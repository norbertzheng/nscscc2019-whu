==> flow/design.v <==
module mmu_map(
    input                   clk,
    input                   rst,
    input                   en,
    input [31:0]            vaddr,
    input                   user_mode,
    input                   cp0_kseg0_uncached,
    output logic [31:0]     paddr,
    output logic            addr_invalid,
    output logic            addr_uncached,
    output logic            addr_in_tlb
);
    assign addr_invalid = (en && user_mode && vaddr[31]);
    always_comb begin : get_psy_addr_directly
        paddr = 32'd0;
        addr_uncached = 1'd0;
        addr_in_tlb = 1'd0;
        if (en) begin
            unique case(vaddr[31:29])
                3'b100: begin  
                    addr_uncached = cp0_kseg0_uncached;
                    paddr = { 3'b0, vaddr[28:0]};
                end
                3'b101: begin  
                    addr_uncached = 1;
                    paddr = { 3'b0, vaddr[28:0]};
                end
                default: begin  
                    addr_in_tlb = 1'b1;
                end
            endcase
        end
    end
endmodule
module mmu_map_top(
    input                       clk,
    input                       rst,
    input                       tlbwi,
    input                       tlbwr,
    input                       tlbp,
    input [31:0]                iaddr,
    input                       inst_en,
    output logic [31:0]         iaddr_psy,
    output logic                inst_uncached,
    output logic                inst_miss,
    output logic                inst_illegal,
    output logic                inst_tlb_invalid,
    input [31:0]                daddr,
    input                       data_en,
    output logic [31:0]         daddr_psy,
    output logic                data_uncached,
    output logic                data_miss,
    output logic                data_illegal,
    output logic                data_tlb_invalid,
    output logic                data_dirty,
    output logic                miss_probe,
    output logic [3:0]          matched_index_probe,
    input                       user_mode,
    input                       cp0_kseg0_uncached,
    input [7:0]                 curr_ASID,
    input [3:0]                 cp0_index,
    input [3:0]                 cp0_random,
    input [85:0]                cp0_tlb_conf_in,
    output logic [85:0]         cp0_tlb_conf_out
);
    wire [31:0] ipaddr_direct;
    wire [31:0] dpaddr_direct;
    wire [31:0] ipaddr_tlb;
    wire [31:0] dpaddr_tlb;
    wire iaddr_uncached_direct;
    wire daddr_uncached_direct;
    wire iaddr_in_tlb;
    wire daddr_in_tlb;
    logic                miss_inst;
    logic                valid_inst;
    logic                dirty_inst;
    logic                uncached_inst;
    logic                miss_data;
    logic                valid_data;
    logic                dirty_data;
    logic                uncached_data;
    assign iaddr_psy        = iaddr_in_tlb ? ipaddr_tlb : ipaddr_direct;
    assign inst_uncached    = iaddr_in_tlb ? uncached_inst : iaddr_uncached_direct;
    assign inst_miss        = iaddr_in_tlb && miss_inst;
    assign inst_tlb_invalid = iaddr_in_tlb && ~valid_inst;
    assign daddr_psy        = daddr_in_tlb ? dpaddr_tlb : dpaddr_direct;
    assign data_uncached    = daddr_in_tlb ? uncached_data : daddr_uncached_direct;
    assign data_miss        = daddr_in_tlb && miss_data;
    assign data_tlb_invalid = daddr_in_tlb && ~valid_data;
    assign data_dirty       = ~daddr_in_tlb || dirty_data;
    mmu_map mmu_map_inst(
        .clk                    (clk),
        .rst                    (rst),
        .en                     (inst_en),
        .vaddr                  (iaddr),
        .user_mode              (user_mode),
        .cp0_kseg0_uncached     (cp0_kseg0_uncached),
        .paddr                  (ipaddr_direct),
        .addr_invalid           (inst_illegal),
        .addr_uncached          (iaddr_uncached_direct),
        .addr_in_tlb            (iaddr_in_tlb)
    );
    mmu_map mmu_map_data(
        .clk                    (clk),
        .rst                    (rst),
        .en                     (data_en),
        .vaddr                  (daddr),
        .user_mode              (user_mode),
        .cp0_kseg0_uncached     (cp0_kseg0_uncached),
        .paddr                  (dpaddr_direct),
        .addr_invalid           (data_illegal),
        .addr_uncached          (daddr_uncached_direct),
        .addr_in_tlb            (daddr_in_tlb)
    );
    tlb_top tlb(
        .clk                    (clk),
        .rst                    (rst),
        .tlbwi                  (tlbwi),
        .tlbwr                  (tlbwr),
        .tlbp                   (tlbp),
        .curr_ASID              (curr_ASID),
        .vaddr_inst             (iaddr),
        .paddr_inst             (ipaddr_tlb),
        .miss_inst              (miss_inst),
        .valid_inst             (valid_inst),
        .dirty_inst             (dirty_inst),
        .uncached_inst          (uncached_inst),
        .vaddr_data             (daddr),
        .paddr_data             (dpaddr_tlb),
        .miss_data              (miss_data),
        .valid_data             (valid_data),
        .dirty_data             (dirty_data),
        .uncached_data          (uncached_data),
        .miss_probe             (miss_probe),
        .matched_index_probe    (matched_index_probe),
        .cp0_index              (cp0_index),
        .cp0_random             (cp0_random),
        .cp0_tlb_conf_in        (cp0_tlb_conf_in),
        .cp0_tlb_conf_out       (cp0_tlb_conf_out)
    );
endmodule
module tlb_common(
    input                       clk,
    input                       rst,
    input                       tlbwi,
    input                       tlbwr,
    input [7:0]                 curr_ASID,
    input [31:0]                vaddr,
    output logic [31:0]         paddr,
    output logic                miss,
    output logic                valid,
    output logic                dirty,
    output logic                uncached,
    output logic [3:0]          matched_index,
    input [3:0]                 cp0_index,
    input [3:0]                 cp0_random,
    input [85:0]                cp0_tlb_conf_in,
    output logic [85:0]         cp0_tlb_conf_out
);
    reg [85:0] tlb_data[0:15];
    assign cp0_tlb_conf_out = tlb_data[cp0_index];
    always_ff @(posedge clk) begin
        if(rst) begin
            for(int i = 0; i < 16; i++)
                tlb_data[i] <= 86'd0;
        end
        else if(tlbwi)
            tlb_data[cp0_index] <= cp0_tlb_conf_in;
        else if(tlbwr)
            tlb_data[cp0_random] <= cp0_tlb_conf_in;
    end
    logic [15:0] matched;
    always_comb begin
        for(int i = 0; i < 16; i++)
            matched[i] = (vaddr[31:13] == tlb_data[i][85:67]) && 
                            (tlb_data[i][65:58] == curr_ASID || tlb_data[i][66]);
    end
    always_comb begin
        matched_index = 4'd0;
        for(int i = 0; i < 16; i++) begin
            if(matched[i]) begin
                matched_index = i;
            end
        end
    end
    assign miss     = (matched == 16'd0);
    assign valid    = miss? 1'd1 : (vaddr[12] ? tlb_data[matched_index][0] : tlb_data[matched_index][29]);
    assign dirty    = vaddr[12] ? tlb_data[matched_index][1] : tlb_data[matched_index][30];
    assign uncached = vaddr[12] ? (tlb_data[matched_index][4:2] == 3'd2) : (tlb_data[matched_index][33:31] == 3'd2);
    assign paddr    = vaddr[12] ? {tlb_data[matched_index][24:5], vaddr[11:0]} : {tlb_data[matched_index][53:34],vaddr[11:0]};
endmodule
module tlb_top(
    input                       clk,
    input                       rst,
    input                       tlbwi,
    input                       tlbwr,
    input                       tlbp,
    input [7:0]                 curr_ASID,
    input [31:0]                vaddr_inst,
    output logic [31:0]         paddr_inst,
    output logic                miss_inst,
    output logic                valid_inst,
    output logic                dirty_inst,
    output logic                uncached_inst,
    input [31:0]                vaddr_data,
    output logic [31:0]         paddr_data,
    output logic                miss_data,
    output logic                valid_data,
    output logic                dirty_data,
    output logic                uncached_data,
    output logic                miss_probe,
    output logic [3:0]          matched_index_probe,
    input [3:0]                 cp0_index,
    input [3:0]                 cp0_random,
    input [85:0]                cp0_tlb_conf_in,
    output logic [85:0]         cp0_tlb_conf_out
);
    tlb_common tlb_inst(
        .clk                (clk),
        .rst                (rst),
        .tlbwi              (tlbwi),
        .tlbwr              (tlbwr),
        .curr_ASID          (curr_ASID),
        .vaddr              (vaddr_inst),
        .paddr              (paddr_inst),
        .miss               (miss_inst),
        .valid              (valid_inst),
        .dirty              (dirty_inst),
        .uncached           (uncached_inst),
        .cp0_index          (cp0_index), 
        .cp0_random         (cp0_random),
        .cp0_tlb_conf_in    (cp0_tlb_conf_in),
        .cp0_tlb_conf_out   (cp0_tlb_conf_out)
    );
    tlb_common tlb_data(
        .clk                (clk),
        .rst                (rst),
        .tlbwi              (tlbwi),
        .tlbwr              (tlbwr),
        .curr_ASID          (curr_ASID),
        .vaddr              (vaddr_data),
        .paddr              (paddr_data),
        .miss               (miss_data),
        .valid              (valid_data),
        .dirty              (dirty_data),
        .uncached           (uncached_data),
        .cp0_index          (cp0_index), 
        .cp0_random         (cp0_random),
        .cp0_tlb_conf_in    (cp0_tlb_conf_in)
    );
    tlb_common tlb_probe(
        .clk                (clk),
        .rst                (rst),
        .tlbwi              (tlbwi),
        .tlbwr              (tlbwr),
        .curr_ASID          (curr_ASID),
        .vaddr              ({cp0_tlb_conf_in[85:67],13'd0}),
        .miss               (miss_probe),
        .matched_index      (matched_index_probe),
        .cp0_index          (cp0_index),
        .cp0_random         (cp0_random),
        .cp0_tlb_conf_in    (cp0_tlb_conf_in)
    );
endmodule
# Tool chain data of mmu_map_top
# The steps from the RTL of mmu_map_top to its reports follow in flow order.
# Lines are those of the file above, counted from 1.
# Cell names lack the library's common part.
# The mark -- stands for no value.
# design
design	mmu_map_top
clock_port	clk
lib	sky130hd
lib_corner	tt_025C_1v80

# Elaborated design
# Counts by Yosys on the flattened word-level netlist (proc, flatten, opt, wreduce; memories kept). Register bits leave out memories and registers merged into their read ports (data or address); mux counts leave out enables and synchronous resets folded into registers. Print and check cells are left out.
# Memory sizes are those after Yosys's memory passes, which may raise the word count (mostly to a power of two), join words into wider ones and drop unused or constant bits.
# classes
equal	104
muxes	95
bitwise	3
reduce_logical	113
# op_table
operator	count
19-bit == test	48
86-bit 2-to-1 mux	8
8-bit == test	48
86-bit OR reduction	3
4-bit 2-to-1 mux	50
32-bit 2-to-1 mux	6
29-bit 2-to-1 mux	2
1-bit logical AND	56
1-bit logical OR	49
16-bit logical NOT	3
1-bit 2-to-1 mux	27
3-bit by 2-bit == test with 1-bit output with constant B	4
3-bit == test with constant B	4
2-bit OR reduction	2
1-bit parallel mux with 2-bit select	2
1-bit NOT	3
# word_totals
regBits	0
mem_bits_rw	4128
mem_count	3
in_bits	175
out_inout_bits	164
elab_cells	318
# mem_list
memory	words	width	line	source
tlb.tlb_data.tlb_data	16	86	160	reg [85:0] tlb_data[0:15];
tlb.tlb_inst.tlb_data	16	86	160
tlb.tlb_probe.tlb_data	16	86	160

# Depth
# Longest topological path by Yosys (ltp), each cell counted once; first at word level (registers and memories cut), then after technology mapping (sequential cells cut; the memories' decode and read muxes count).
# depth
depth_word	18
ABC_AREA	0
ltp_mapped	19
depth_no_buf	12

# Synthesis result
# Source: synth_stat.txt of the flow (Yosys; design flattened, memories mapped). It holds for the ABC_AREA given above (unset counts as 0); a run with the other value may have another netlist.
# types
cell_type	count	type_area_um2
edfxtp_1	1376	4.13E+04
mux4_2	469	1.06E+04
and2_1	1402	8.77E+03
xor2_1	612	5.36E+03
mux2i_1	489	4.89E+03
xnor2_1	428	3.75E+03
nand2_1	640	2.4E+03
clkbuf_1	430	1.61E+03
nor4_1	162	1.01E+03
buf_2	169	845.811
nand3_1	169	845.811
nand4_1	112	700.672
a22oi_1	63	472.954
a32oi_1	51	446.678
a31oi_1	61	381.616
and3_1	57	356.592
a21oi_1	71	355.341
a311oi_1	38	332.819
# Other cell types: 65; their cells: 517.
# mapped
mapped_cells	7316
yosys_area_mm2	0.0878943
seq_area_mm2	0.0413196
flip_flops	1376
buf_cells	685
# By module: a second synthesis without flattening, with its own total; a netlist apart from the flattened one above.
# unflattened
hier_cells	15900
area_unflattened_mm2	0.2215637
# Each row is one instance without its submodules.
# modules
mod	instances	cells	area_mm2	mod_seq_area_mm2
tlb_common	3	5246	0.0732578	0.0413196
mmu_map_top	1	79	0.0010885	0
mmu_map	2	41	0.0003491	0
tlb_top	1	1	0.0000038	0

# Path before layout
# Path of least setup slack by OpenSTA after synthesis, without wires, with an ideal clock, recovery checks aside; 20% of the period is set as input and as output delay. Where synthesis merged equal registers, the netlist keeps one of their names.
# synth_path
path_kind	in2out
startpoint	input port iaddr[22]
endpoint	output port iaddr_psy[29]
period_ns	10.3
out_delay_ns	2.060
launch_ns	2.060
t_arrival_ns	5.064
path_slack_ns	3.176
path_delay_ns	3.004
stages	15
period_less_setup_slack_ns	7.124
# "path_delay_ns" is the arrival time less input delay plus setup time.
# At an output port there is no setup time.
# "stages": output pins that drive a net of the path, with the launching flip-flop's if there is one; two outputs of one cell count as two.
# "period_less_setup_slack_ns" = period - worst setup slack (recovery checks aside). The figure is calculated, with input and output delays left at 20% of the set period.
# The rows between start and end are the longest chain of elaborated cells between them; the timing report does not say that the signal goes this way. Where chains are equally long, one stands for them.
# Each line given opens the expression or statement behind the cell; cells for indexed reads and writes are added by Yosys, which also makes memories of some case tables.
# The chain passes a memory read, where the word-level depth is cut; so it can be longer than that depth.
# synth_via
cell_sequence	buf_2 buf_2 xor2_1 nor4_1 nand2_1 or4_1 a21oi_1 a2111o_1 nand2_1 inv_2 buf_2 mux2i_1 o22ai_1 o22a_1 a311oi_1
elab_chain_cells	20
cone_cells	48
cone_lines	5
cone_classes	eq/ne: 15; mux: 17; reduce/logical: 15; memory: 1
# synth_rtl
item	line	source
start, declared	41	input [31:0]                iaddr,
19-bit == test	175	matched[i] = (vaddr[31:13] == tlb_data[i][85:67]) &&
1-bit logical AND	175
1-bit 2-to-1 mux	181	if(matched[i]) begin
4-bit 2-to-1 mux x14	181
memory read 16 x 86 bit	160	reg [85:0] tlb_data[0:15];
32-bit 2-to-1 mux	190	assign paddr    = vaddr[12] ? {tlb_data[matched_index][24:5], vaddr[11:0]} : {tlb_data[matched_index][53:34],v ...
32-bit 2-to-1 mux	82	assign iaddr_psy        = iaddr_in_tlb ? ipaddr_tlb : ipaddr_direct;
end, declared	43	output logic [31:0]         iaddr_psy,

# Timing after layout
# Path of least setup slack in the final report of entry A (OpenROAD, finished layout, wires in). Where an end is a register, its clock arrival counts in the times.
# layout_path
path_kind	reg2out
startpoint	memory tlb.tlb_probe.tlb_data[4][73]
endpoint	output port iaddr_psy[22]
period_ns	4.96
out_delay_ns	0.99
launch_ns	0.82
t_arrival_ns	5.32
path_slack_ns	-1.35
stages	19
# layout_via
cell_sequence	edfxtp_1 xnor2_4 nand4_1 nor4_4 buf_4 and3_4 a211oi_4 o311a_4 nand2b_4 buf_12 buf_16 buf_12 buf_12 mux2i_1 mux2i_1 mux2i_2 o22a_1 o2111ai_2 buf_2
# layout_rtl
item	line	source
start, declared	160	reg [85:0] tlb_data[0:15];
end, declared	43	output logic [31:0]         iaddr_psy,
# Chain of elaborated cells between the ends: none given.

# Measured results for mmu_map_top: 2 stored runs of the Yosys and OpenROAD flow on sky130hd. The settings differ; the order carries no meaning. The constraints put input and output delay at 20% of the set period each and load the outputs with 0.01 pF.
# "achieved_period_ns" is the run's clock period less its worst setup slack. It is reckoned from that one timing run; input and output delays stay at 20% of the period that was set.
# By "worst_setup_path_time_ns" is meant the share of the clock period that the worst setup path is allowed (20% is reserved at inputs, 20% at outputs), minus its slack. Clock arrival times at its registers enter into it.
# Settings: n/a = not set for that run.
item,entry A,entry B
period_ns,4.96,5.03
CORE_UTILIZATION,55,18
PLACE_DENSITY_LB_ADDON,0.27,n/a
GPL_TIMING_DRIVEN,1,n/a
GPL_ROUTABILITY_DRIVEN,1,n/a
CTS_CLUSTER_SIZE,67,n/a
CTS_CLUSTER_DIAMETER,394,n/a
SLEW_MARGIN,30,20
CAP_MARGIN,20,20
CORE_MARGIN,2,2
synth_area_mm2,0.0878943,0.0878943
die_area_mm2,0.163022,0.493907
finalCellArea_mm2,0.112965,0.123336
finalUtil_pct,71.2,25.4
setup_worst_slack_ns,-1.354,-1.371
timing.setup.tns_ns,-52.491,-53.819
final_hold_ws_ns,0.688,0.659
achieved_period_ns,6.314,6.401
worst_setup_path_time_ns,5.32,5.39
path_kind,reg2out,reg2out
