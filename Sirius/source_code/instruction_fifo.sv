==> flow/design.v <==
`timescale 1ns / 1ps
module instruction_fifo(
        input                       clk,
        input                       debug_rst,
        input                       rst,
        input                       rst_with_delay,
        input                       master_is_branch,
        input                       read_en1,
        input                       read_en2,
        input                       write_en1,
        input                       write_en2,
        input [31:0]                write_data1,
        input [11:0]                write_inst_exp1,
        input [31:0]                write_address1,
        input [31:0]                write_data2,
        input [31:0]                write_address2,
        output logic [31:0]         data_out1,
        output logic [31:0]         data_out2,
        output logic [31:0]         address_out1,
        output logic [31:0]         address_out2,
        output logic [11:0]         inst_exp1,
        output logic [11:0]         inst_exp2,
        output logic                delay_slot_out1,
        output logic                empty,
        output logic                almost_empty,
        output logic                full
);
    reg         in_delay_slot;
    reg         in_delay_slot_without_rst;
    reg [11:0]   delayed_inst_exp;
    reg [31:0]  delayed_data;
    reg [31:0]  delayed_pc;
    reg [31:0]  data[0:15];
    reg [31:0]  address[0:15];
    reg [11:0]  inst_exp[0:15];
    reg [3:0] write_pointer;
    reg [3:0] read_pointer;
    reg [3:0] data_count;
    assign full     = &data_count[3:1];
    assign empty    = (data_count == 4'd0);
    assign almost_empty = (data_count == 4'd1);
    wire [31:0] _data_out1 = data[read_pointer];
    wire [31:0] _data_out2 = data[read_pointer + 4'd1];
    wire [31:0] _address_out1 = address[read_pointer];
    wire [31:0] _address_out2 = address[read_pointer + 4'd1];
    wire [11:0] _inst_exp1 = inst_exp[read_pointer];
    wire [11:0] _inst_exp2 = inst_exp[read_pointer + 4'd1];
    reg delay_slot_refill;
    logic [63:0] rst_with_delay_counter;
    always_ff @(posedge clk) begin
        if(rst)
            rst_with_delay_counter <= 64'd0;
        else if(rst_with_delay)
            rst_with_delay_counter <= rst_with_delay_counter + 64'd1;
    end
    always_ff @(posedge clk) begin
        if(rst && rst_with_delay && !write_en1 && 
            (read_pointer + 4'd1 == write_pointer || read_pointer == write_pointer)) begin
            delay_slot_refill   <= 1'd1;
        end
        else if(delay_slot_refill && write_en1)
            delay_slot_refill   <= 1'd0;
        else if(delay_slot_refill)
            delay_slot_refill   <= delay_slot_refill;
        else
            delay_slot_refill   <= 1'd0;
    end
    always_comb begin : select_output
        if(in_delay_slot) begin
            data_out1       = delayed_data;
            data_out2       = 32'd0;
            address_out1    = delayed_pc;
            address_out2    = 32'd0;
            inst_exp1       = delayed_inst_exp;
            inst_exp2       = 12'd0;
            delay_slot_out1 = 1'd1;
        end
        else if(empty) begin
            data_out1       = 32'd0;
            data_out2       = 32'd0;
            address_out1    = 32'd0;
            address_out2    = 32'd0;
            inst_exp1       = 12'd0;
            inst_exp2       = 12'd0;
            delay_slot_out1 = 1'd0;
        end
        else if(almost_empty) begin
            data_out1       = _data_out1;
            data_out2       = 32'd0;
            address_out1    = _address_out1;
            address_out2    = 32'd0;
            inst_exp1       = _inst_exp1;
            inst_exp2       = 12'd0;
            delay_slot_out1 = in_delay_slot_without_rst;
        end 
        else begin
            data_out1       = _data_out1;
            data_out2       = _data_out2;
            address_out1    = _address_out1;
            address_out2    = _address_out2;
            inst_exp1       = _inst_exp1;
            inst_exp2       = _inst_exp2;
            delay_slot_out1 = in_delay_slot_without_rst;
        end
    end
    always_ff @(posedge clk) begin : update_in_delay_slot_without_rst
        if(rst)
            in_delay_slot_without_rst <= 1'd0;
        else if(master_is_branch && read_en1) begin
            in_delay_slot_without_rst <= 1'd1;
        end
        else if(read_en1)
            in_delay_slot_without_rst <= 1'd0;
    end
    always_ff @(posedge clk) begin : update_delayed
        if(rst && rst_with_delay) begin
            in_delay_slot   <= 1'd1;
            delayed_data    <= (read_pointer + 4'd1 == write_pointer || read_pointer == write_pointer)? write_data1 : data[read_pointer + 4'd1];
            delayed_pc      <= (read_pointer + 4'd1 == write_pointer || read_pointer == write_pointer)? write_address1 : address[read_pointer + 4'd1];
            delayed_inst_exp<= (read_pointer + 4'd1 == write_pointer || read_pointer == write_pointer)? write_inst_exp1 : inst_exp[read_pointer + 4'd1];
        end
        else if(delay_slot_refill && write_en1) begin
            delayed_data    <= write_data1;
            delayed_inst_exp<= write_inst_exp1;
        end
        else if(!delay_slot_refill && read_en1) begin
            in_delay_slot   <= 1'd0;
            delayed_data    <= 32'd0;
            delayed_pc      <= 32'd0;
            delayed_inst_exp<= 12'd0;
        end
    end
    always_ff @(posedge clk) begin : update_write_pointer
        if(rst)
            write_pointer <= 4'd0;
        else if(write_en1 && write_en2)
            write_pointer <= write_pointer + 4'd2;
        else if(write_en1)
            write_pointer <= write_pointer + 4'd1;
    end
    always_ff @(posedge clk) begin : update_read_pointer
        if(rst)
            read_pointer <= 4'd0;
        else if(empty)
            read_pointer <= read_pointer;
        else if(read_en1 && read_en2)
            read_pointer <= read_pointer + 4'd2;
        else if(read_en1)
            read_pointer <= read_pointer + 4'd1;
    end
    always_ff @(posedge clk) begin : update_counter
        if(rst)
            data_count <= 4'd0;
        else if(empty) begin
            case({write_en1, write_en2})
            2'b10: begin
                data_count  <= data_count + 4'd1;
            end
            2'b11: begin
                data_count  <= data_count + 4'd2;
            end
            default:
                data_count  <= data_count;
            endcase
        end
        else begin
            case({write_en1, write_en2, read_en1, read_en2})
            4'b1100: begin
                data_count  <= data_count + 4'd2;
            end
            4'b1110, 4'b1000: begin
                data_count  <= data_count + 4'd1;
            end
            4'b1011, 4'b0010: begin
                data_count  <= data_count - 4'd1;
            end
            4'b0011: begin
                data_count  <= data_count == 4'd1 ? 4'd0 : data_count - 4'd2;
            end
            default:
                data_count  <= data_count;
            endcase
        end
    end
    always_ff @(posedge clk) begin : write_data 
        if(write_en1) begin
            data[write_pointer] <= write_data1;
            address[write_pointer] <= write_address1;
            inst_exp[write_pointer] <= write_inst_exp1;
        end
        if(write_en2) begin
            data[write_pointer + 4'd1] <= write_data2;
            address[write_pointer + 4'd1] <= write_address2;
            inst_exp[write_pointer + 4'd1] <= write_inst_exp1;  
        end
    end
    logic [63:0] master_counter;
    logic [63:0] slave_counter;
    always_ff @(posedge clk) begin
        if(debug_rst)
            master_counter <= 64'd0;
        else if(read_en1 && (!empty || in_delay_slot))
            master_counter <= master_counter + 64'd1;
    end
    always_ff @(posedge clk) begin
        if(debug_rst)
            slave_counter <= 64'd0;
        else if(read_en2 && (!empty && !in_delay_slot && !almost_empty))
            slave_counter <= slave_counter + 64'd1;
    end
    wire [63:0] total_inst = master_counter + slave_counter;
endmodule
-- Tool chain data of instruction_fifo
What the tools print for instruction_fifo, step after step.
Line numbers count from 1 in the design file above.
Library cell names are shortened.
The mark n/a stands for no value.
- design top: instruction_fifo
- clock port: clk
- library: sky130hd
- library corner: tt_025C_1v80

-- Elaborated design
Source: Yosys, flattened and elaborated, memories not mapped. Widths are those after wreduce. Print and check cells do not count.
Memory sizes are those after Yosys's memory passes, which may raise the word count (mostly to a power of two), join words into wider ones and drop unused or constant bits.
- noted register bits after elaboration: 91
- bits in writable memories: 1216
- noted clocked read ports x word width: 76
- noted memories: 3
- output and inout port bits at 156
- cells after elaboration: 116
- memory list (name ; words ; width ; rd ports ; wr ports ; RTL line ; text):
    address ; 16 ; 32 ; 2 ; 2 ; 34 ; reg [31:0]  address[0:15];
    data ; 16 ; 32 ; 2 ; 2 ; 33 ; reg [31:0]  data[0:15];
    inst_exp ; 16 ; 12 ; 2 ; 2 ; 35 ; reg [11:0]  inst_exp[0:15];
- noted add/subtract/negate cells: 8
- equal/unequal tests: 13
- noted multiplexer cells: 56
- noted bitwise logic cells: 2
- noted reductions and logical operators: 25
- operators with widths (kind ; count):
    two-way mux 32 bit ; 21
    two-way mux 12 bit ; 11
    two-way mux 4 bit ; 14
    == test 4 bit with constant B ; 4
    parallel mux 4 bit (select 4 bit) ; 1
    adder 4 x 1 -> 4 bit with constant B ; 3
    adder 4 x 2 -> 4 bit with constant B ; 3
    logical AND 1 bit ; 8
    AND reduction 2 bit ; 4
    nonzero test 2 bit ; 4
    == test 4 x 2 -> 1 bit with constant B ; 2
    == test 4 bit ; 2
    parallel mux 4 bit (select 2 bit) ; 1
    two-way mux 1 bit ; 8
    nonzero test 5 bit ; 1
    == test 2 bit with constant B ; 2
    OR reduction 2 bit ; 2
    subtractor 4 x 1 -> 4 bit with constant B ; 1
    == test 4 x 1 -> 1 bit with constant B ; 1
    subtractor 4 x 2 -> 4 bit with constant B ; 1
    logical NOT 4 bit ; 1
    != test 3 x 1 -> 1 bit with constant B ; 1
    AND reduction 3 bit ; 1
    nonzero test 3 bit ; 1
    NOT 1 bit ; 2
    logical NOT 1 bit ; 2
    != test 2 bit with constant B ; 1
    logical OR 1 bit ; 1

-- Logic depth
Depth = most cells in a row (Yosys ltp): at word level without a register or memory, in the mapped netlist without a sequential cell, where the memories' decode and read muxes count.
- noted word-level depth: 5
- noted ABC_AREA: 0
- gate-level depth with buffers at 9
- noted gate-level depth less buffers: 8

-- Synthesis result
The flow's flattened synthesis, as Yosys stat reports it; memories are mapped. The netlist is that of the ABC_AREA named above (0 if unset); the other value can give another one.
- noted mapped cells: 4323
- noted cell area after synthesis: 73465.5 µm²
- mapped flip-flops: 1311
- cells by type (cell type ; count):
    edfxtp_1 ; 1292
    mux4_2 ; 608
    mux2_2 ; 1024
    a22o_1 ; 153
    a221oi_2 ; 73
    clkbuf_1 ; 234
    buf_2 ; 154
    a221oi_1 ; 79
    buf_6 ; 57
    nand2_1 ; 148
    o21ai_0 ; 93
    mux2i_1 ; 46
    nor2_1 ; 105
    dfxtp_1 ; 19
    a2bb2o_1 ; 32
    ha_1 ; 16
    buf_4 ; 25
    xnor2_1 ; 13
Other cell types: 41; their cells: 152.

-- Timing after synthesis
Path of least setup slack by OpenSTA after synthesis, without wires, with an ideal clock, recovery checks aside; 20% of the period is set as input and as output delay. Where synthesis merged equal registers, the netlist keeps one of their names.
- kind: input to register
- start point: input write_en1
- end point: memory address[15][0]
- clock period at 10.2 ns
- input delay: 2.040 ns
- noted library setup time: 0.615 ns
- arrival: 8.064 ns
- noted path slack: 1.521 ns
- delay of the path: 6.639 ns
- noted stages on the path: 4
- buffers on the path: 2
- noted synthesis period reached: 8.679 ns
"delay of the path" is the arrival time less input delay plus setup time.
"stages on the path": output pins that drive a net of the path, with the launching flip-flop's if there is one; two outputs of one cell count as two.
"synthesis period reached" is the clock period less the worst setup slack; recovery checks do not enter. This is arithmetic on one report: input and output delays are still those of the set period (20% each).
Between the ends stands the longest chain of elaborated cells between them, by number of cells; it is not shown to be the way that was timed. Of several equally long chains one is given.
Each line given opens the expression or statement behind the cell; cells for indexed reads and writes are added by Yosys, which also makes memories of some case tables.
Only ways into the end's enable, where the timed path ends, are counted here.
- path through: clkbuf_1 > buf_1 > nand2_1 > o21ai_0
- noted cells in the longest elaborated chain: 1
- elaborated cells between the ends (all ways) at 2
- noted source lines of those cells: 1
- classes of those cells: mux: 2
- ends and longest elaborated chain, post-synthesis (element ; RTL line ; text):
    start, declared ; 10 ; input                       write_en1,
    two-way mux 4 bit ; 186 ; if(write_en1) begin
    end, declared ; 34 ; reg [31:0]  address[0:15];

-- Worst path after layout
Path of least setup slack in the final report of stored run 1 (OpenROAD, finished layout, wires in). Where an end is a register, its clock arrival counts in the times.
- kind: register to output
- start point: register read_pointer[0]
- end point: output inst_exp2[7]
- clock period at 5.8 ns
- output delay: 1.16 ns
- arrival: 4.84 ns
- noted path slack: -0.20 ns
- noted stages on the path: 10
- buffers on the path: 4
Between the ends stands the longest chain of elaborated cells between them, by number of cells; it is not shown to be the way that was timed. Of several equally long chains one is given.
The chain passes a memory read, where the word-level depth is cut; so it can be longer than that depth.
At most two assigning lines are given for a register; there are more.
- path through: dfxtp_1 > buf_2 > nand3b_1 > nand2_1 > nor2_2 > buf_2 > buf_2 > a221oi_2 > nor2_1 > clkdlybuf4s50_1
- noted cells in the longest elaborated chain: 5
- elaborated cells between the ends (all ways) at 5
- classes of those cells: add/sub: 1; mux: 3; memory: 1
- ends and longest elaborated chain, after layout (element ; RTL line ; text):
    start, declared ; 37 ; reg [3:0] read_pointer;
    start, assigned ; 145 ; read_pointer <= read_pointer;
    start, assigned ; 147 ; read_pointer <= read_pointer + 4'd2;
    adder 4 x 1 -> 4 bit ; 47 ; wire [11:0] _inst_exp2 = inst_exp[read_pointer + 4'd1];
    memory read (16 x 12 bit) ; 35 ; reg [11:0]  inst_exp[0:15];
    two-way mux 12 bit ; 87 ; else if(almost_empty) begin
    two-way mux 12 bit ; 78 ; else if(empty) begin
    two-way mux 12 bit ; 69 ; if(in_delay_slot) begin
    end, declared ; 22 ; output logic [11:0]         inst_exp2,

Hand-over note for instruction_fifo

Stored flow runs of instruction_fifo (2 of them; Yosys, OpenROAD, sky130hd). They differ in their settings and are not a sequence. Constraints: input delay and output delay 20% of the set period each, output load 0.01 pF.
"achieved clock period": clock period set for the run, less the worst setup slack. It is reckoned from that one timing run; input and output delays stay at 20% of the period that was set.
"critical path time" is the time allowed to the run's worst setup path (the clock period less input and output delay, where it has them) less its slack. Clock arrival times count: a late capture clock shortens it, a late launch clock lengthens it.
"total power after layout" is the tool's figure for a default switching activity; nothing was simulated.

Stored run 1

==> flow/run.sh <==
#!/bin/bash
# the make line also repeats the synthesis and layout settings of config.mk as NAME=value (left out here)
make -C /OpenROAD-flow-scripts/flow DESIGN_CONFIG=/design/flow/config.mk WORK_HOME=/design/flow/orfs CLKGATE_MAP_FILE= finish
==> flow/config.mk <==
export PLATFORM = sky130hd
export DESIGN_NAME = instruction_fifo
export DESIGN_NICKNAME = instruction_fifo
export VERILOG_FILES = /design/flow/design.v
export SDC_FILE = /design/flow/constraint.sdc
export NUM_CORES = 4
export LEC_CHECK = 0
export CAP_MARGIN = 0
export CELL_PAD_IN_SITES_DETAIL_PLACEMENT = 2
export CELL_PAD_IN_SITES_GLOBAL_PLACEMENT = 1
export CORE_ASPECT_RATIO = 1.66
export CORE_MARGIN = 2
export CORE_UTILIZATION = 42
export CTS_CLUSTER_DIAMETER = 24
export GPL_TIMING_DRIVEN = 0
export PLACE_DENSITY_LB_ADDON = 0.07
export SETUP_SLACK_MARGIN = -0.13
export SLEW_MARGIN = 20
export TNS_END_PERCENT = 20
==> flow/constraint.sdc <==
create_clock -name core_clock -period 5.8 [get_ports {clk}]
set_input_delay 1.1600 -clock core_clock [delete_from_list [all_inputs] [get_ports {clk}]]
set_output_delay 1.1600 -clock core_clock [all_outputs]
set_load 0.01 [all_outputs]

Measured in stored run 1:
- noted the critical path time: 4.84 ns
- type of the worst setup path: register to output
- noted the worst-case hold slack: 0.536 ns
- final utilization: 0.545
- noted the total power after layout: 0.040897 W
- total die area at 178388.0 µm²
- noted the setup slack of the worst path: -0.196 ns
- noted the std-cell area (final layout): 94784.7 µm²
- noted the achieved clock period: 5.996 ns
- noted the final setup TNS: -1.821 ns
- cell area after synthesis at 73465.5 µm²

Stored run 2

==> flow/run.sh <==
#!/bin/bash
# the make line also repeats the synthesis and layout settings of config.mk as NAME=value (left out here)
make -C /OpenROAD-flow-scripts/flow DESIGN_CONFIG=/design/flow/config.mk WORK_HOME=/design/flow/orfs CLKGATE_MAP_FILE= finish
==> flow/config.mk <==
export PLATFORM = sky130hd
export DESIGN_NAME = instruction_fifo
export DESIGN_NICKNAME = instruction_fifo
export VERILOG_FILES = /design/flow/design.v
export SDC_FILE = /design/flow/constraint.sdc
export NUM_CORES = 4
export LEC_CHECK = 0
export CAP_MARGIN = 20
export CORE_MARGIN = 2
export CORE_UTILIZATION = 38
export SLEW_MARGIN = 20
==> flow/constraint.sdc <==
create_clock -name core_clock -period 8.58 [get_ports {clk}]
set_input_delay 1.7160 -clock core_clock [delete_from_list [all_inputs] [get_ports {clk}]]
set_output_delay 1.7160 -clock core_clock [all_outputs]
set_load 0.01 [all_outputs]

Measured in stored run 2:
- final utilization: 0.435
- noted the total power after layout: 0.019501 W
- noted the worst-case hold slack: 0.496 ns
- cell area after synthesis at 73465.5 µm²
- noted the final setup TNS: 0.000 ns
- noted the achieved clock period: 6.919 ns
- noted the std-cell area (final layout): 83610.2 µm²
- noted the setup slack of the worst path: 1.661 ns
- total die area at 196865.0 µm²
- noted the critical path time: 5.20 ns
- type of the worst setup path: register to output

End of note.
