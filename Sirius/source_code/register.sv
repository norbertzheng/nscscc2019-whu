==> flow/design.v <==
`timescale 1ns / 1ps
module register(
        input                       clk,
        input                       rst,
		input [4:0]					raddr1_a,
		output logic [31:0] 		rdata1_a,
		input [4:0]					raddr1_b,
		output logic [31:0] 		rdata1_b,
		input 						wen1_a,
		input [4:0]					waddr1_a,
		input [31:0]				wdata1_a,
        input [4:0]					raddr2_a,
		output logic [31:0] 		rdata2_a,
		input [4:0]					raddr2_b,
		output logic [31:0] 		rdata2_b,
		input 						wen2_a,
		input [4:0]					waddr2_a,
		input [31:0]				wdata2_a
);
    reg [31:0] _register[0:31];
	always_comb begin : read_data1_a
		if(raddr1_a == 5'b00000)
			rdata1_a = 32'h0000_0000;
        else if(wen2_a && waddr2_a == raddr1_a)
            rdata1_a = wdata2_a;
		else if(wen1_a && waddr1_a == raddr1_a)
			rdata1_a = wdata1_a;
		else
			rdata1_a = _register[raddr1_a];
	end
	always_comb begin : read_data1_b
		if(raddr1_b == 5'b00000)
			rdata1_b = 32'h0000_0000;
        else if(wen2_a && waddr2_a == raddr1_b)
            rdata1_b = wdata2_a;
		else if(wen1_a && waddr1_a == raddr1_b)
			rdata1_b = wdata1_a;
		else
			rdata1_b = _register[raddr1_b];
	end
	always_comb begin : read_data2_a
		if(raddr2_a == 5'b00000)
			rdata2_a = 32'h0000_0000;
        else if(wen2_a && waddr2_a == raddr2_a)
            rdata2_a = wdata2_a;
		else if(wen1_a && waddr1_a == raddr2_a)
			rdata2_a = wdata1_a;
		else
			rdata2_a = _register[raddr2_a];
	end
	always_comb begin : read_data2_b
		if(raddr2_b == 5'b00000)
			rdata2_b = 32'h0000_0000;
        else if(wen2_a && waddr2_a == raddr2_b)
            rdata2_b = wdata2_a;
		else if(wen1_a && waddr1_a == raddr2_b)
			rdata2_b = wdata1_a;
		else
			rdata2_b = _register[raddr2_b];
	end
	always_ff @(posedge clk) begin : write_data
		if(rst) begin
			for(int i = 0; i < 31; i++)
				_register[i] <= 32'h0000_0000;
		end
		else begin
            if(wen1_a && wen2_a && waddr1_a == waddr2_a)
                _register[waddr2_a] <= wdata2_a;
            else begin
                if(wen1_a)
                    _register[waddr1_a] <= wdata1_a;
                if(wen2_a)
                    _register[waddr2_a] <= wdata2_a;
            end
        end
	end
endmodule
---- Tool chain data of register ----
What the tools print for register, step after step.
Lines are those of the file above, counted from 1.
Operators: Yosys type, input widths -> output width; for muxes data width and select width s.
Cell names lack the library's common part.
Not given: -
set-up
  top module .............................. register
  clock port .............................. clk
  standard-cell library ................... sky130hd
  corner .................................. tt_025C_1v80

---- Elaborated design ----
Counts by Yosys on the flattened word-level netlist (proc, flatten, opt, wreduce; memories kept). Register bits leave out memories and registers merged into their read ports (data or address); mux counts leave out enables and synchronous resets folded into registers. Print and check cells are left out. Cells with the same type and inputs are merged into one.
Yosys's memory passes give these memory sizes; they may raise the number of words (mostly to a power of two), join words into wider ones and drop unused or constant bits.
storage and ports
  flip-flop bits (word level) ............. 0
  bits in writable memories ............... 1024
  memory cells ............................ 1
  input port bits ......................... 98
  output and inout port bits .............. 128
  word-level cells ........................ 58
operators by class
  equality and inequality tests ........... 9
  muxes and demuxes ....................... 33
  bitwise operators ....................... 1
  reduce/logical cells .................... 14
memories
  memory     words  bits a word  RTL line  RTL
  _register  32     32           20        reg [31:0] _register[0:31];
operators with widths
  kind               count
  $mux 32            21
  $eq 5x5->1         9
  $logic_not 5->1    4
  $mux 5             3
  $logic_and 1x1->1  10
  $mux 1             9
  $or 1x1->1         1

---- Longest topological paths ----
Yosys ltp: most cells in a row. Word level: on the elaborated netlist, between registers, memories and ports. Mapped: between sequential cells and ports; inverters and the memories' decode and read muxes count.
logic depth
  depth in word-level cells ............... 5
  ABC_AREA ................................ 0
  depth in mapped cells ................... 10
  mapped depth without buffers ............ 5

---- Synthesis result ----
Yosys stat after the flow's synthesis: flattened, memories mapped to cells. It holds for the ABC_AREA given above (unset counts as 0); a run with the other value may have another netlist.
mapped netlist
  cell count .............................. 5740
  chip area (Yosys) ....................... 78935.7 µm²
  sequential part of the area ............. 30749.5 µm²
  mapped flip-flops ....................... 1024
  buffers ................................. 1048
cell types
  cell type  count  area in all (µm²)
  edfxtp_1   1024   3.07E+04
  mux4_2     776    1.75E+04
  a32o_1     992    9.93E+03
  mux2i_1    421    4.21E+03
  clkbuf_1   671    2.52E+03
  mux2_1     181    2.04E+03
  o221ai_1   161    1.41E+03
  a221o_1    121    1.21E+03
  a22o_1     124    1.09E+03
  buf_2      192    960.922
  a211oi_1   127    953.414
  o211a_1    90     900.864
  a221oi_1   92     805.773
  nor4_1     101    631.856
  buf_1      124    465.446
  nand2_1    117    439.171
  mux2_2     38     427.91
  buf_4      46     345.331
Not listed: further types 37, cells in them 342.

---- Path before layout ----
Source: OpenSTA report_checks on the synthesized netlist (no wires, ideal clock, input and output delay 20% of the period each), path of least setup slack; recovery checks are left aside. Register names are those of the netlist, which keeps one name where synthesis merged equal registers.
timing path after synthesis
  path type ............................... input -> output
  from .................................... input raddr2_b[0]
  to ...................................... output rdata2_b[20]
  period .................................. 8.42 ns
  external input delay .................... 1.684 ns
  external output delay ................... 1.684 ns
  launch time at the first pin ............ 1.684 ns
  arrival time ............................ 3.568 ns
  required time ........................... 6.736 ns
  setup slack ............................. 3.168 ns
  delay of the path ....................... 1.884 ns
  stages on the path ...................... 8
  path buffers ............................ 4
  period reached after synthesis .......... 5.252 ns
"delay of the path" = arrival - input delay + setup time.
A path that ends at an output port has no setup time.
"stages on the path": output pins that drive a net of the path, with the launching flip-flop's if there is one; two outputs of one cell count as two.
"period reached after synthesis" = period - worst setup slack (recovery checks aside). The figure is calculated, with input and output delays left at 20% of the set period.
The rows between start and end are the longest chain of elaborated cells between them; the timing report does not say that the signal goes this way. Where chains are equally long, one stands for them.
A line is the first line of the expression or statement that the cell stems from. Yosys adds cells for indexed reads and writes and turns some case tables into memories.
between the ends, after synthesis
  path through ............................ buf_2 buf_6 buf_2 buf_2 mux4_2 a22oi_1 a21oi_1 a221o_1
  cells in the longest elaborated chain ... 5
  elaborated cells on any way between the ends .. 9
  source lines of those cells ............. 4
  classes of those cells .................. 2 x eq/ne; 3 x mux; 3 x reduce/logical; 1 x memory
RTL lines, path after synthesis
  element            RTL line  RTL
  start, declared    14        input [4:0] raddr2_b,
  $eq 5x5->1         56        else if(wen1_a && waddr1_a == raddr2_b)
  $logic_and 1x1->1  56
  $mux 32            56
  $mux 32            54        else if(wen2_a && waddr2_a == raddr2_b)
  $mux 32            52        if(raddr2_b == 5'b00000)
  end, declared      15        output logic [31:0] rdata2_b,

---- Worst path after layout ----
Path of least setup slack in the final report of job 1 (OpenROAD, finished layout, wires in). Where an end is a register, its clock arrival counts in the times.
timing path post-layout
  path type ............................... input -> output
  from .................................... input raddr1_b[4]
  to ...................................... output rdata1_b[11]
  period .................................. 5.9 ns
  external input delay .................... 1.18 ns
  external output delay ................... 1.18 ns
  launch time at the first pin ............ 1.18 ns
  arrival time ............................ 4.20 ns
  required time ........................... 4.72 ns
  setup slack ............................. 0.52 ns
  stages on the path ...................... 9
  path buffers ............................ 4
The rows between start and end are the longest chain of elaborated cells between them; the timing report does not say that the signal goes this way. Where chains are equally long, one stands for them.
between the ends, post-layout
  path through ............................ buf_4 buf_4 xnor2_1 nand2_1 o21bai_4 clkbuf_8 nor4_1 a221o_1 clkdlybuf4s50_1
  cells in the longest elaborated chain ... 5
  elaborated cells on any way between the ends .. 9
  source lines of those cells ............. 4
  classes of those cells .................. 2 x eq/ne; 3 x mux; 3 x reduce/logical; 1 x memory
RTL lines, path post-layout
  element            RTL line  RTL
  start, declared    7         input [4:0] raddr1_b,
  $eq 5x5->1         36        else if(wen1_a && waddr1_a == raddr1_b)
  $logic_and 1x1->1  36
  $mux 32            36
  $mux 32            34        else if(wen2_a && waddr2_a == raddr1_b)
  $mux 32            32        if(raddr1_b == 5'b00000)
  end, declared      8         output logic [31:0] rdata1_b,

# Flow runs of register

Module register, platform sky130hd: 2 stored runs of the flow (Yosys, OpenROAD) with differing settings, in no particular order. Input and output delays are each 20% of the period that was set; the output load is 0.01 pF.
By "total power of the final layout" is meant OpenSTA's value without simulated activity: inputs other than the clock are taken to toggle once in ten clock periods, and the tool carries that through the logic.

---- job 1 ----
settings
  period_ns = 5.9
  CORE_UTILIZATION = 35
  SETUP_SLACK_MARGIN = 0.67
  PLACE_DENSITY_LB_ADDON = 0.04
  CORE_ASPECT_RATIO = 1.52
  GPL_ROUTABILITY_DRIVEN = 0
  CTS_CLUSTER_DIAMETER = 131
  SLEW_MARGIN = 35
  MIN_ROUTING_LAYER = met1
  CAP_MARGIN = 20
  CORE_MARGIN = 2
results
  mapped cell area after synthesis ........ 78935.7 µm²
  total die area .......................... 229429.0 µm²
  standard-cell area of the final layout .. 92718.9 µm²
  worst setup slack after layout .......... 0.517 ns
  total negative setup slack .............. 0.000 ns
  lowest hold slack ....................... 1.123 ns
  total power of the final layout ......... 22322 µW

---- job 2 ----
settings
  period_ns = 8.83
  CORE_UTILIZATION = 41
  PLACE_DENSITY = 0.4
  CORE_ASPECT_RATIO = 1.3
  CORE_MARGIN = 7
  CTS_CLUSTER_SIZE = 54
  CTS_CLUSTER_DIAMETER = 170
  CAP_MARGIN = 20
  SLEW_MARGIN = 20
results
  mapped cell area after synthesis ........ 78935.7 µm²
  total die area .......................... 205115.0 µm²
  standard-cell area of the final layout .. 84395.9 µm²
  worst setup slack after layout .......... 1.044 ns
  total negative setup slack .............. 0.000 ns
  lowest hold slack ....................... 1.736 ns
  total power of the final layout ......... 11708 µW
